==> flow/design.v <==
module td4_logic(
           input CLOCK,
           input RESET,
           input [3:0] IN,
           output reg [3:0] OUT,
           input  reg [2:0] regsel,
           output reg [3:0] regdat
           );
   reg [3:0] A, B;  
   reg [3:0] PC;  
   wire [7:0] ROM [15:0];  
   reg C;  
   wire Cnext;
   wire [3:0] OP;  
   wire [3:0] IM;  
   wire [3:0] CHANNEL;  
   wire [3:0] ALU;
   wire LOAD0, LOAD1, LOAD2, LOAD3;
   wire SELECT_A, SELECT_B;
   assign IM = ROM[PC][3:0];
   assign OP = ROM[PC][7:4];
    assign regdat = regsel == 3'h0 ? PC :
                    regsel == 3'h1 ? A  :
                    regsel == 3'h2 ? B  :
                    regsel == 3'h3 ? {3'b000,C} :
                    regsel == 3'h4 ? OUT :
                    regsel == 3'h5 ? {CLOCK,IN[2:0]}  :
                    4'b0000;
   always @(posedge CLOCK) begin
      C   <= RESET ? 0 :  Cnext;
      A   <= RESET ? 0 : ~LOAD0 ? ALU : A;
      B   <= RESET ? 0 : ~LOAD1 ? ALU : B;
      OUT <= RESET ? 0 : ~LOAD2 ? ALU : OUT;
      PC  <= RESET ? 0 : ~LOAD3 ? ALU : PC + 1;
   end
   assign SELECT_A = OP[0] | OP[3];
   assign SELECT_B = OP[1];  
   assign LOAD0 =  OP[2] |  OP[3];
   assign LOAD1 = ~OP[2] |  OP[3];
   assign LOAD2 =  OP[2] | ~OP[3];
   assign LOAD3 = ~OP[2] | ~OP[3] | (~OP[0] & C);
   assign CHANNEL = (~SELECT_B & ~SELECT_A) ? A :
                    (~SELECT_B &  SELECT_A) ? B :
                    ( SELECT_B & ~SELECT_A) ? IN :
                    4'b0000;
   assign {Cnext, ALU} = CHANNEL + IM;
assign ROM[0] =  ((8'b10110000)+(4'b0111&4'hf));   
assign ROM[1] =  ((8'b00000000)+(4'b0001&4'hf));
assign ROM[2] =  ((8'b11100000)+(4'b0001&4'hf));   
assign ROM[3] =  ((8'b00000000)+(4'b0001&4'hf));
assign ROM[4] =  ((8'b11100000)+(4'b0011&4'hf));   
assign ROM[5] =  ((8'b10110000)+(4'b0110&4'hf));   
assign ROM[6] =  ((8'b00000000)+(4'b0001&4'hf));
assign ROM[7] =  ((8'b11100000)+(4'b0110&4'hf));   
assign ROM[8] =  ((8'b00000000)+(4'b0001&4'hf));
assign ROM[9] =  ((8'b11100000)+(4'b1000&4'hf));   
assign ROM[10] = ((8'b10110000)+(4'b0000&4'hf));   
assign ROM[11] = ((8'b10110000)+(4'b0100&4'hf));   
assign ROM[12] = ((8'b00000000)+(4'b0001&4'hf));
assign ROM[13] = ((8'b11100000)+(4'b1010&4'hf));   
assign ROM[14] = ((8'b10110000)+(4'b1000&4'hf));   
assign ROM[15] = ((8'b11110000)+(4'b1111&4'hf));   
endmodule
### From RTL to reports: td4_logic

What the tools print for td4_logic, step after step.
Lines are those of the file above, counted from 1.
Operators carry their Yosys type and port widths (W data, S select, Z words).
Not given: -

| set-up | value |
|---|---|
| design top | td4_logic |
| clock port | CLOCK |
| cell library | sky130hd |
| corner | tt_025C_1v80 |

### Word-level counts

Counts by Yosys on the flattened word-level netlist (proc, flatten, opt, wreduce; memories kept). Register bits leave out memories and registers merged into their read ports (data or address); mux counts leave out enables and synchronous resets folded into registers. Print and check cells are left out. Cells with the same type and inputs are merged into one.

| cells by class | value |
|---|---|
| add/sub/neg operators | 2 |
| mux-type cells | 11 |
| reduce/logical cells | 3 |
| eq/ne operators | 20 |
| bitwise gates (word level) | 15 |

Operators by type and width:

| cell | number |
|---|---|
| $pmux W8 S12 | 1 |
| $mux W4 | 10 |
| $eq A4 B4 Y1 const B | 8 |
| $eq A4 B3 Y1 const B | 4 |
| $eq A4 B2 Y1 const B | 2 |
| $or A1 B1 Y1 | 6 |
| $eq A3 B2 Y1 const B | 2 |
| $eq A3 B3 Y1 const B | 2 |
| $not A1 Y1 | 5 |
| $add A4 B4 Y5 | 1 |
| $reduce_or A5 Y1 | 1 |
| $and A1 B1 Y1 | 4 |
| $add A4 B1 Y4 const B | 1 |
| $eq A4 B1 Y1 const B | 1 |
| $logic_not A4 Y1 | 1 |
| $eq A3 B1 Y1 const B | 1 |
| $logic_not A3 Y1 | 1 |

| word-level totals | value |
|---|---|
| bits of input ports | 9 |
| flip-flop bits (word level) | 17 |
| cells after elaboration | 56 |

### Longest topological paths

Longest topological path by Yosys (ltp), each cell counted once; first at word level (registers and memories cut), then after technology mapping (sequential cells cut; the memories' decode and read muxes count).

| logic depth | value |
|---|---|
| word-level depth | 11 |
| ABC_AREA | 0 |
| gate-level depth with buffers | 13 |
| depth with buffers taken out | 12 |

### Mapped cells and area

Source: synth_stat.txt of the flow (Yosys; design flattened, memories mapped). It holds for the ABC_AREA given above (unset counts as 0); a run with the other value may have another netlist.

| synthesis totals | value |
|---|---|
| standard cells after synthesis | 142 |
| buffer cells | 9 |
| area of sequential cells | 0.0003403 mm^2 |
| flip-flop cells | 17 |
| chip area (Yosys) | 0.0012637 mm^2 |

Cells by type:

| cell | number | total area (um^2) |
|---|---|---|
| sky130_fd_sc_hd__dfxtp_1 | 17 | 340.326 |
| sky130_fd_sc_hd__mux2i_1 | 18 | 180.173 |
| sky130_fd_sc_hd__ha_1 | 8 | 100.096 |
| sky130_fd_sc_hd__nand2b_1 | 14 | 87.584 |
| sky130_fd_sc_hd__nor2b_1 | 8 | 50.048 |
| sky130_fd_sc_hd__mux4_2 | 2 | 45.043 |
| sky130_fd_sc_hd__o21ai_0 | 8 | 40.038 |
| sky130_fd_sc_hd__inv_1 | 9 | 33.782 |
| sky130_fd_sc_hd__nor2_1 | 7 | 26.275 |
| sky130_fd_sc_hd__and2_1 | 4 | 25.024 |
| sky130_fd_sc_hd__clkbuf_1 | 6 | 22.522 |
| sky130_fd_sc_hd__o311a_4 | 1 | 21.27 |
| sky130_fd_sc_hd__a21oi_1 | 4 | 20.019 |
| sky130_fd_sc_hd__fa_1 | 1 | 20.019 |
| sky130_fd_sc_hd__o22ai_1 | 3 | 18.768 |
| sky130_fd_sc_hd__a32oi_2 | 1 | 16.266 |
| sky130_fd_sc_hd__o21bai_1 | 2 | 15.014 |
| sky130_fd_sc_hd__or2_2 | 2 | 12.512 |

Not listed: further types 21, cells in them 27.

# Flow runs of td4_logic

Below are 2 stored runs of the flow (Yosys, OpenROAD; platform sky130hd) on td4_logic, each with its settings and what was measured, unordered. Constraints: input delay and output delay 20% of the set period each, output load 0.01 pF.

#### Run 1

| setting | value |
|---|---|
| period_ns | `2.92` |
| CORE_UTILIZATION | `68` |
| PLACE_DENSITY_LB_ADDON | `0.02` |
| CORE_ASPECT_RATIO | `1.5` |
| CELL_PAD_IN_SITES_GLOBAL_PLACEMENT | `1` |
| GPL_TIMING_DRIVEN | `0` |
| CTS_CLUSTER_SIZE | `39` |
| CTS_CLUSTER_DIAMETER | `296` |
| MIN_ROUTING_LAYER | `met2` |
| CAP_MARGIN | `20` |
| CORE_MARGIN | `2` |
| SLEW_MARGIN | `20` |

Not finished: placement ended with error FLW-0024.

#### Run 2

| setting | value |
|---|---|
| period_ns | `2.98` |
| CORE_UTILIZATION | `51` |
| SETUP_SLACK_MARGIN | `-0.15` |
| PLACE_DENSITY_LB_ADDON | `0.1` |
| HOLD_SLACK_MARGIN | `0.15` |
| TNS_END_PERCENT | `85` |
| GPL_TIMING_DRIVEN | `0` |
| CAP_MARGIN | `35` |
| MIN_ROUTING_LAYER | `met2` |
| MAX_ROUTING_LAYER | `met5` |
| CORE_MARGIN | `2` |
| SLEW_MARGIN | `20` |

| result | value |
|---|---|
| standard-cell area of the final layout | 0.0015027 mm^2 |
| worst hold slack in the final report | 478 ps |
| mapped cell area after synthesis | 0.0012637 mm^2 |
| post-route utilization | 0.624 |
| sum of negative setup slack | -50 ps |
| area inside the die boundary | 0.0028923 mm^2 |
| worst setup slack after layout | -50 ps |
