==> flow/design.v <==
module uart 
(
	clock, reset,
	serIn, serOut,
	txData, txValid, 
	txBusy, txDone, 
	rxData, rxValid, 
	baudDiv
);
input 			clock;		 
input 			reset;		 
input			serIn;		 
output			serOut;		 
input	[7:0]	txData;		 
input			txValid;	 
output 			txBusy;		 
output			txDone;		 
output	[7:0]	rxData;		 
output 			rxValid;	 
input	[15:0]	baudDiv;	 
reg serOut, txBusy, txDone, rxValid;
reg [7:0] rxData;
reg [8:0] txShiftReg;
reg [7:0] rxShiftReg;
reg [3:0] txBaudCnt, txBitCnt, rxBaudCnt, rxBitCnt;
reg [15:0] baudCount;
reg baudCE16, sserIn, rxBusy;
always @ (posedge reset or posedge clock)
begin 
	if (reset) 
	begin 
		txBusy <= 1'b0;
		txDone <= 1'b0;
		txShiftReg <= 9'b0;
		serOut <= 1'b1;
		txBaudCnt <= 4'b0;
		txBitCnt <= 4'b0;
	end 
	else if (!txBusy) 
	begin 
		if (txValid) 
		begin 
			txShiftReg <= {txData, 1'b0};
			txBusy <= 1'b1;
		end 
		serOut <= 1'b1;
		txDone <= 1'b0;
		txBaudCnt <= 4'b0;
		txBitCnt <= 4'b0;
	end 
	else if (baudCE16) 
	begin 
		if (txBaudCnt == 4'b0) 
		begin 
			if (txBitCnt == 4'd10) 
			begin 
				txBusy <= 1'b0;
				txDone <= 1'b1;
			end 
			txBitCnt <= txBitCnt + 4'd1;
			serOut <= txShiftReg[0];
			txShiftReg <= {1'b1, txShiftReg[8:1]};
		end 
		txBaudCnt <= txBaudCnt + 4'd1;
	end 
end 
always @ (posedge reset or posedge clock)
begin 
	if (reset) 
	begin 
		rxBusy <= 1'b0;
		rxShiftReg <= 8'b0;
		rxBaudCnt <= 4'b0;
		rxBitCnt <= 4'b0;
		rxData <= 8'b0;
		rxValid <= 1'b0;
	end 
	else if (!rxBusy) 
	begin 
		if (!sserIn && baudCE16) 
		begin 
			if (rxBaudCnt == 4'd7)
			begin 
				rxBusy <= 1'b1;
				rxBaudCnt <= 4'b0;
			end 
			else 
				rxBaudCnt <= rxBaudCnt + 4'd1;
		end 
		rxBitCnt <= 4'b0;
		rxValid <= 1'b0;
	end 
	else if (baudCE16)
	begin 
		if (rxBaudCnt == 4'd15) 
		begin 
			rxShiftReg <= {sserIn, rxShiftReg[7:1]};
			rxBitCnt <= rxBitCnt + 4'd1;
			if (rxBitCnt == 4'd8)
			begin 
				rxData <= rxShiftReg;
				rxValid <= 1'b1;
				rxBusy <= 1'b0;
			end 
		end 
		rxBaudCnt <= rxBaudCnt + 4'd1;
	end 
end 
always @ (posedge reset or posedge clock)
begin 
	if (reset) 
		sserIn <= 1'b0;
	else 
		sserIn <= serIn;
end 
always @ (posedge reset or posedge clock)
begin 
	if (reset) 
	begin 
		baudCount <= 16'b0;
		baudCE16 <= 1'b0;
	end 
	else if (baudCount == baudDiv) 
	begin 
		baudCount <= 16'b0;
		baudCE16 <= 1'b1;
	end 
	else 
	begin 
		baudCount <= baudCount + 16'd1;
		baudCE16 <= 1'b0;
	end 
end 
endmodule
* Tool chain data of uart
Tool output for the design above, in the order of the flow.
Lines are those of the file above, counted from 1.
Operators: Yosys type, input widths -> output width; for muxes data width and select width s.
Cell names lack the library's common part.
Not given: n/a
- Top module :: uart
- Clock input :: clock
- Standard-cell library :: sky130hd
- Timing corner :: tt_025C_1v80

* Word-level counts
Counts by Yosys on the flattened word-level netlist (proc, flatten, opt, wreduce; memories kept). Register bits leave out memories and registers merged into their read ports (data or address). Print and check cells are left out. Cells with the same type and inputs are merged into one.
- Flip-flop bits (word level) :: 64
- Input port bits :: 28
- Output and inout port bits :: 12
- Cells after elaboration :: 84
- $add $sub $neg :: 5
- Equal/unequal tests :: 11
- Mux-type cells :: 40
- Reduce/logical cells :: 13
** Operators with widths (number)
- $mux 4 :: 12
- $mux 9 :: 4
- $mux 1 :: 23
- $add 16x1->16 const B :: 1
- $eq 16x16->1 :: 1
- $add 4x1->4 const B :: 4
- $mux 16 :: 1
- $reduce_and 3->1 :: 4
- $eq 4x4->1 const B :: 3
- $ne 2x1->1 const B :: 5
- $reduce_and 2->1 :: 3
- $reduce_bool 2->1 :: 2
- $eq 4x3->1 const B :: 1
- $logic_not 4->1 :: 1
- $reduce_and 4->1 :: 1
- $ne 2x2->1 const B :: 1
- $logic_and 1x1->1 :: 1
- $logic_not 1->1 :: 1

* Depth
Yosys ltp: most cells in a row. Word level: on the elaborated netlist, between registers, memories and ports. Mapped: between sequential cells and ports; inverters and the memories' decode and read muxes count.
- Word-level depth :: 5
- ABC_AREA :: 0
- Mapped depth :: 8
- Gate-level depth less buffers :: 6

* Synthesis result
The flow's flattened synthesis, as Yosys stat reports it; memories are mapped. The netlist is that of the ABC_AREA named above (0 if unset); the other value can give another one.
Totals and module areas in this step are rounded.
** Cell types
- dfrtp_1 :: number 63, total area 1.58E+03 sq um
- xnor2_1 :: number 38, total area 332.819 sq um
- mux2_4 :: number 8, total area 120.115 sq um
- ha_1 :: number 8, total area 100.096 sq um
- mux2i_1 :: number 10, total area 100.096 sq um
- nand2_1 :: number 26, total area 97.594 sq um
- mux2_2 :: number 8, total area 90.086 sq um
- nor2_1 :: number 20, total area 75.072 sq um
- nand4_1 :: number 11, total area 68.816 sq um
- and2_1 :: number 9, total area 56.304 sq um
- inv_1 :: number 11, total area 41.29 sq um
- nand3_1 :: number 8, total area 40.038 sq um
- o21ai_0 :: number 8, total area 40.038 sq um
- dfstp_2 :: number 1, total area 26.275 sq um
- nor3_1 :: number 5, total area 25.024 sq um
- nor4_1 :: number 4, total area 25.024 sq um
- buf_6 :: number 2, total area 22.522 sq um
- nor4_4 :: number 1, total area 21.27 sq um
Not listed: further types 21, cells in them 30.
- Cells in the netlist :: 271
- Chip area (Yosys) :: 3090 sq um
- Sequential area :: 1600 sq um
- Flip-flops :: 64

* Worst setup path after synthesis
OpenSTA on the mapped netlist: ideal clock, no wires. The path of least setup slack (recovery checks aside). Input and output delay are each 20% of the period. Register names are those of the netlist, which keeps one name where synthesis merged equal registers.
- Path type :: flip-flop to flip-flop
- From :: register rxBaudCnt[0]
- To :: register rxData[0]
- Period :: 2.91 ns
- Setup time :: 0.125 ns
- Launch time at the first pin :: 0.000 ns
- Arrival :: 1.707 ns
- Required time :: 2.785 ns
- Slack :: 1.078 ns
- Delay of the path :: 1.832 ns
- Driving pins on the path :: 8
- Buffers on the path :: 2
- Synthesis period reached :: 1.832 ns
"delay of the path" = arrival - input delay + setup time.
"driving pins on the path": output pins that drive a net of the path, with the launching flip-flop's if there is one; two outputs of one cell count as two.
"synthesis period reached" = period - worst setup slack (recovery checks aside). The figure is calculated, with input and output delays left at 20% of the set period.
Between the ends stands the longest chain of elaborated cells between them, by number of cells; it is not shown to be the way that was timed. Of several equally long chains one is given.
A line is the first line of the expression or statement that the cell stems from. Yosys adds cells for indexed reads and writes and turns some case tables into memories.
A register here has more assigning lines than the two given.
- Path through :: dfrtp_1 -> ha_1 -> and4_1 -> buf_6 -> nand2_8 -> or3_1 -> buf_6 -> mux2_4
- Length of the longest elaborated chain :: 2
** Ends and longest elaborated chain, post-synthesis
- start: declaration :: line 25 : reg [3:0] txBaudCnt, txBitCnt, rxBaudCnt, rxBitCnt;
- start: assignment :: line 88 : rxBaudCnt <= rxBaudCnt + 4'd1;
- start: assignment :: line 106 : rxBaudCnt <= rxBaudCnt + 4'd1;
- $eq 4x4->1 :: line 95 : if (rxBaudCnt == 4'd15)
- $reduce_and 4->1
- end: assignment :: line 75 : rxData <= 8'b0;
- end: assignment :: line 101 : rxData <= rxShiftReg;
- end: declaration :: line 18 : output [7:0] rxData;

* Worst path after layout
From the final timing report of run 2: the path of least setup slack in the routed layout; clock arrival at registers is part of the times.
- Path type :: flip-flop to flip-flop
- From :: register rxBaudCnt[0]
- To :: register rxData[5]
- Period :: 2.03 ns
- Setup time :: 0.11 ns
- Launch time at the first pin :: 0.33 ns
- Arrival :: 2.06 ns
- Required time :: 2.25 ns
- Slack :: 0.18 ns
- Driving pins on the path :: 7
- Buffers on the path :: 1
Between the ends stands the longest chain of elaborated cells between them, by number of cells; it is not shown to be the way that was timed. Of several equally long chains one is given.
A register here has more assigning lines than the two given.
- Path through :: dfrtp_1 -> ha_2 -> and4_4 -> nand2_8 -> or3_1 -> buf_6 -> mux2_4
- Length of the longest elaborated chain :: 2
** Ends and longest elaborated chain, after layout
- start: declaration :: line 25 : reg [3:0] txBaudCnt, txBitCnt, rxBaudCnt, rxBitCnt;
- start: assignment :: line 88 : rxBaudCnt <= rxBaudCnt + 4'd1;
- start: assignment :: line 106 : rxBaudCnt <= rxBaudCnt + 4'd1;
- $eq 4x4->1 :: line 95 : if (rxBaudCnt == 4'd15)
- $reduce_and 4->1
- end: assignment :: line 75 : rxData <= 8'b0;
- end: assignment :: line 101 : rxData <= rxShiftReg;
- end: declaration :: line 18 : output [7:0] rxData;

Ticket comment

2 stored runs of uart in the flow (synthesis by Yosys, layout by OpenROAD, sky130hd cells), in arbitrary order. Constraints: input delay and output delay 20% of the set period each, output load 0.01 pF.
"reached clock period": clock period set for the run, less the worst setup slack. It is reckoned from that one timing run; input and output delays stay at 20% of the period that was set.
"worst path time" is the time allowed to the run's worst setup path (the clock period less input and output delay, where it has them) less its slack. Clock arrival times count: a late capture clock shortens it, a late launch clock lengthens it.
By "power consumption" is meant OpenSTA's value without simulated activity: inputs other than the clock are taken to toggle once in ten clock periods, and the tool carries that through the logic.
Results are given in rounded form.

** Run 1
- Settings :: period_ns=1.1; CORE_UTILIZATION=59; SETUP_SLACK_MARGIN=-0.02; PLACE_DENSITY=0.8; CELL_PAD_IN_SITES_DETAIL_PLACEMENT=2; TNS_END_PERCENT=85; GPL_ROUTABILITY_DRIVEN=1; SLEW_MARGIN=15; MIN_ROUTING_LAYER=met2; CAP_MARGIN=20; CORE_MARGIN=2
- Outcome :: did not finish, placement stopped with DPL-0033

** Run 2
- Settings :: period_ns=2.03; CORE_UTILIZATION=19; SETUP_SLACK_MARGIN=0.13; PLACE_DENSITY_LB_ADDON=0.1; HOLD_SLACK_MARGIN=0.19; TNS_END_PERCENT=15; ABC_AREA=0; CAP_MARGIN=20; SLEW_MARGIN=35; MIN_ROUTING_LAYER=met2; MAX_ROUTING_LAYER=met5; CORE_MARGIN=2
- Power consumption :: 3,100 uW
- Mapped cell area after synthesis :: 3,090 sq um
- Worst path time :: 1.85 ns
- Worst setup path type :: flip-flop to flip-flop
- Worst hold slack in the final report :: 0.477 ns
- Reached clock period :: 1.846 ns
- Die outline area :: 17,300 sq um
- Lowest setup slack :: 0.184 ns
- Final utilization :: 25.5 %
- Standard-cell area of the final layout :: 4,050 sq um
- Total negative slack on setup checks :: 0.000 ns
