==> flow/design.v <==
module intr_ctrl 
(
	clock, reset,
	ext_intr, cpu_intr, 
	cpu_inte, cpu_inta, 
	cpu_rd, cpu_inst, 
	intr_ena 
);
input 			clock;		 
input 			reset;		 
input	[3:0]	ext_intr;	 
output			cpu_intr;	 
input			cpu_inte;	 
input			cpu_inta;	 
input			cpu_rd;		 
output	[7:0]	cpu_inst;	 
input	[3:0]	intr_ena;	 
reg [7:0] cpu_inst;
reg [1:0] intSq, intSel;
reg [3:0] act_int, int_clr;
reg [7:0] int_vec;
always @ (posedge reset or posedge clock) 
begin 
	if (reset) 
	begin 
		intSq <= 2'b0;
		intSel <= 2'b0;
		cpu_inst <= 8'b0;
	end 
	else 
	begin 
		case (intSq) 
			2'd0:		 
				if ((act_int != 4'b0) && cpu_inte)
				begin 
					if (act_int[0]) 		intSel <= 2'd0;
					else if (act_int[2])	intSel <= 2'd1;
					else if (act_int[3])	intSel <= 2'd2;
					else 					intSel <= 2'd3;
					intSq <= 2'd1;
				end 
			2'd1:		 
				if (cpu_inta && cpu_rd)
				begin 
					cpu_inst <= int_vec;
					intSq <= 2'd2;
				end 
			default:	 
				if (!cpu_inta) 
				begin 
					intSq <= 2'b0;
					cpu_inst <= 8'b0;
				end 
		endcase 
	end 
end 
always @ (intSel)
begin 
	case (intSel) 
		2'd0:	int_vec <= 8'hcf;
		2'd1:	int_vec <= 8'hdf;
		2'd2:	int_vec <= 8'hef;
		2'd3:	int_vec <= 8'hff;
	endcase 
end 
always @ (posedge reset or posedge clock)
begin 
	if (reset) 
		act_int <= 4'b0;
	else 
		act_int <= (act_int & ~int_clr) | (ext_intr & intr_ena);
end 
assign cpu_intr = |act_int;
always @ (cpu_inta or cpu_rd or intSq or intSel) 
begin 
	if (cpu_inta && cpu_rd && (intSq == 2'd1))
	begin 
		case (intSel) 
			2'd0:	int_clr <= 4'b0001;
			2'd1:	int_clr <= 4'b0010;
			2'd2:	int_clr <= 4'b0100;
			2'd3:	int_clr <= 4'b1000;
		endcase 
	end 
	else 
		int_clr <= 4'b0;
end 
endmodule
* Reports on intr_ctrl *
The steps from the RTL of intr_ctrl to its reports follow in flow order.
Line numbers count from 1 in the design file above.
A cell with n/a has no value.

design
  top module = intr_ctrl
  clock = clock
  library = sky130hd
  timing corner = tt_025C_1v80

* After elaboration *
Counts by Yosys on the flattened word-level netlist (proc, flatten, opt, wreduce; memories kept). Register bits leave out memories and registers merged into their read ports (data or address). Print and check cells are left out.

storage and ports
  register bits after elaboration = 16
  bits of input ports = 13
  output and inout bits = 9

cells by class
  bitwise operators = 5
  reductions and logical operators = 10
  equal/unequal tests = 8
  multiplexer cells = 13

operator list
  operator                                                        count
  8-bit parallel mux with 4-bit select                            1
  8-bit parallel mux with 2-bit select                            1
  4-bit parallel mux with 4-bit select                            1
  8-bit two-way mux                                               2
  2-bit two-way mux                                               5
  4-bit bitwise AND                                               2
  3-bit AND reduction                                             2
  2-bit by 1-bit equality test with 1-bit output with constant B  2
  2-bit equality test with constant B                             2
  2-bit != test with constant B                                   2
  2-bit logical NOT                                               2
  4-bit bitwise OR                                                1
  4-bit inverter                                                  1
  4-bit nonzero test                                              1
  4-bit OR reduction                                              1
  2-bit parallel mux with 2-bit select                            1
  4-bit two-way mux                                               1
  1-bit logical AND                                               3
  3-bit by 1-bit != test with 1-bit output with constant B        1
  2-bit by 1-bit != test with 1-bit output with constant B        1
  2-bit AND reduction                                             1
  1-bit inverter                                                  1
  1-bit two-way mux                                               1

* Longest topological paths *
Longest topological path by Yosys (ltp), each cell counted once; first at word level (registers and memories cut), then after technology mapping (sequential cells cut; the memories' decode and read muxes count).

depth
  depth in word-level cells = 6
  ABC_AREA = 0
  depth in mapped cells = 4
  gate-level depth less buffers = 3

* After synthesis *
Yosys stat after the flow's synthesis: flattened, memories mapped to cells. It holds for the ABC_AREA given above (unset counts as 0); a run with the other value may have another netlist.

synthesis totals
  buffers = 6
  mapped flip-flops = 13
  standard cells after synthesis = 58
  mapped area = 613.1 µm²

cells by type
  cell                        count
  sky130_fd_sc_hd__dfrtp_1    12
  sky130_fd_sc_hd__buf_4      5
  sky130_fd_sc_hd__nand2_1    8
  sky130_fd_sc_hd__dfstp_2    1
  sky130_fd_sc_hd__a22o_2     2
  sky130_fd_sc_hd__a32o_1     2
  sky130_fd_sc_hd__a22o_1     2
  sky130_fd_sc_hd__o2bb2ai_1  2
  sky130_fd_sc_hd__a21o_1     2
  sky130_fd_sc_hd__a21oi_1    3
  sky130_fd_sc_hd__inv_1      3
  sky130_fd_sc_hd__nor2_1     3
  sky130_fd_sc_hd__or4_4      1
  sky130_fd_sc_hd__o21ai_0    2
  sky130_fd_sc_hd__and3b_1    1
  sky130_fd_sc_hd__nand4b_1   1
  sky130_fd_sc_hd__o31a_1     1
  sky130_fd_sc_hd__o31ai_1    1

Other cell types: 6; their cells: 6.

* Timing after synthesis *
Source: OpenSTA report_checks on the synthesized netlist (no wires, ideal clock, input and output delay 20% of the period each), path of least setup slack; recovery checks are left aside. Register names are those of the netlist, which keeps one name where synthesis merged equal registers.

timing after synthesis
  kind = register to output
  start point = reg act_int[2]
  end point = out cpu_intr
  clock period = 1370 ps
  data arrival time = 969 ps
  time at the first pin = 0 ps
  stages on the path = 2
  setup slack = 127 ps
  path delay = 969 ps
  period reached after synthesis = 1243 ps

"path delay" = arrival - input delay + setup time.
A path that ends at an output port has no setup time.
"stages on the path": output pins that drive a net of the path, with the launching flip-flop's if there is one; two outputs of one cell count as two.
"period reached after synthesis" is the clock period less the worst setup slack; recovery checks do not enter. This is arithmetic on one report: input and output delays are still those of the set period (20% each).
Between the ends stands the longest chain of elaborated cells between them, by number of cells; it is not shown to be the way that was timed. Of several equally long chains one is given.
A line is the first line of the expression or statement that the cell stems from. Yosys adds cells for indexed reads and writes and turns some case tables into memories.

on the way, after synthesis
  cells stage by stage = sky130_fd_sc_hd__dfrtp_1 sky130_fd_sc_hd__or4_4
  cells in the longest elaborated chain = 1
  elaborated cells between the ends (all ways) = 1
  source lines of those cells = 1
  classes of those cells = reduce/logical: 1

ends and longest elaborated chain, after synthesis
  element             line  RTL
  from (decl)         20    reg [3:0] act_int, int_clr;
  from (assign)       69    act_int <= 4'b0;
  from (assign)       71    act_int <= (act_int & ~int_clr) | (ext_intr & intr_ena);
  4-bit OR reduction  73    assign cpu_intr = |act_int;
  to (decl)           12    output cpu_intr;

* Timing after layout *
From the final timing report of entry A: the path of least setup slack in the routed layout; clock arrival at registers is part of the times.
The path's times are printed in steps of 10 ps; the period is the one set.

timing post-layout
  kind = register to output
  start point = reg act_int[0]
  end point = out cpu_intr
  stages on the path = 3
  clock period = 1120 ps
  time at the first pin = 270 ps
  setup slack = -440 ps
  data arrival time = 1330 ps

Between the ends stands the longest chain of elaborated cells between them, by number of cells; it is not shown to be the way that was timed. Of several equally long chains one is given.

on the way, post-layout
  cells stage by stage = sky130_fd_sc_hd__dfrtp_1 sky130_fd_sc_hd__or4_4 sky130_fd_sc_hd__buf_6
  cells in the longest elaborated chain = 1
  elaborated cells between the ends (all ways) = 1
  source lines of those cells = 1
  classes of those cells = reduce/logical: 1

ends and longest elaborated chain, post-layout
  element             line  RTL
  from (decl)         20    reg [3:0] act_int, int_clr;
  from (assign)       69    act_int <= 4'b0;
  from (assign)       71    act_int <= (act_int & ~int_clr) | (ext_intr & intr_ena);
  4-bit OR reduction  73    assign cpu_intr = |act_int;
  to (decl)           12    output cpu_intr;

Subject: intr_ctrl on sky130hd, stored results

Hello all,

Record of 2 stored runs of the RTL-to-layout flow on intr_ctrl, platform sky130hd. The runs are unordered. Constraints: input delay and output delay 20% of the set period each, output load 0.01 pF.
"achieved clock period" = clock period - worst setup slack. The figure is calculated, with input and output delays left at 20% of the set period.
"time on the worst setup path" is the time allowed to the run's worst setup path (the clock period less input and output delay, where it has them) less its slack. Clock arrival times count: a late capture clock shortens it, a late launch clock lengthens it.
By "power consumption" is meant OpenSTA's value without simulated activity: inputs other than the clock are taken to toggle once in ten clock periods, and the tool carries that through the logic.
"time on the worst setup path" is given in steps of 10 ps.
Settings: . = not set for that run.

item                                   entry A             entry B
period_ns                              1.12                0.7
CAP_MARGIN                             20                  25
CORE_MARGIN                            2                   2
CORE_UTILIZATION                       40                  19
SLEW_MARGIN                            20                  15
PLACE_DENSITY_LB_ADDON                 .                   0.09
CORE_ASPECT_RATIO                      .                   0.87
CELL_PAD_IN_SITES_GLOBAL_PLACEMENT     .                   0
ABC_AREA                               .                   1
GPL_TIMING_DRIVEN                      .                   1
MIN_ROUTING_LAYER                      .                   met1
MAX_ROUTING_LAYER                      .                   met5
netlist area reported by Yosys (µm²)   613.1               636.9
full die area (µm²)                    1861.9              3832.1
standard-cell area after layout (µm²)  1029.7              1228.7
setup slack of the critical path (ps)  -437                -410
power consumption (mW)                 0.8264              2.413
achieved clock period (ps)             1557                1110
time on the worst setup path (ps)      1330                970
kind of the worst setup path           register to output  register to output

Thanks
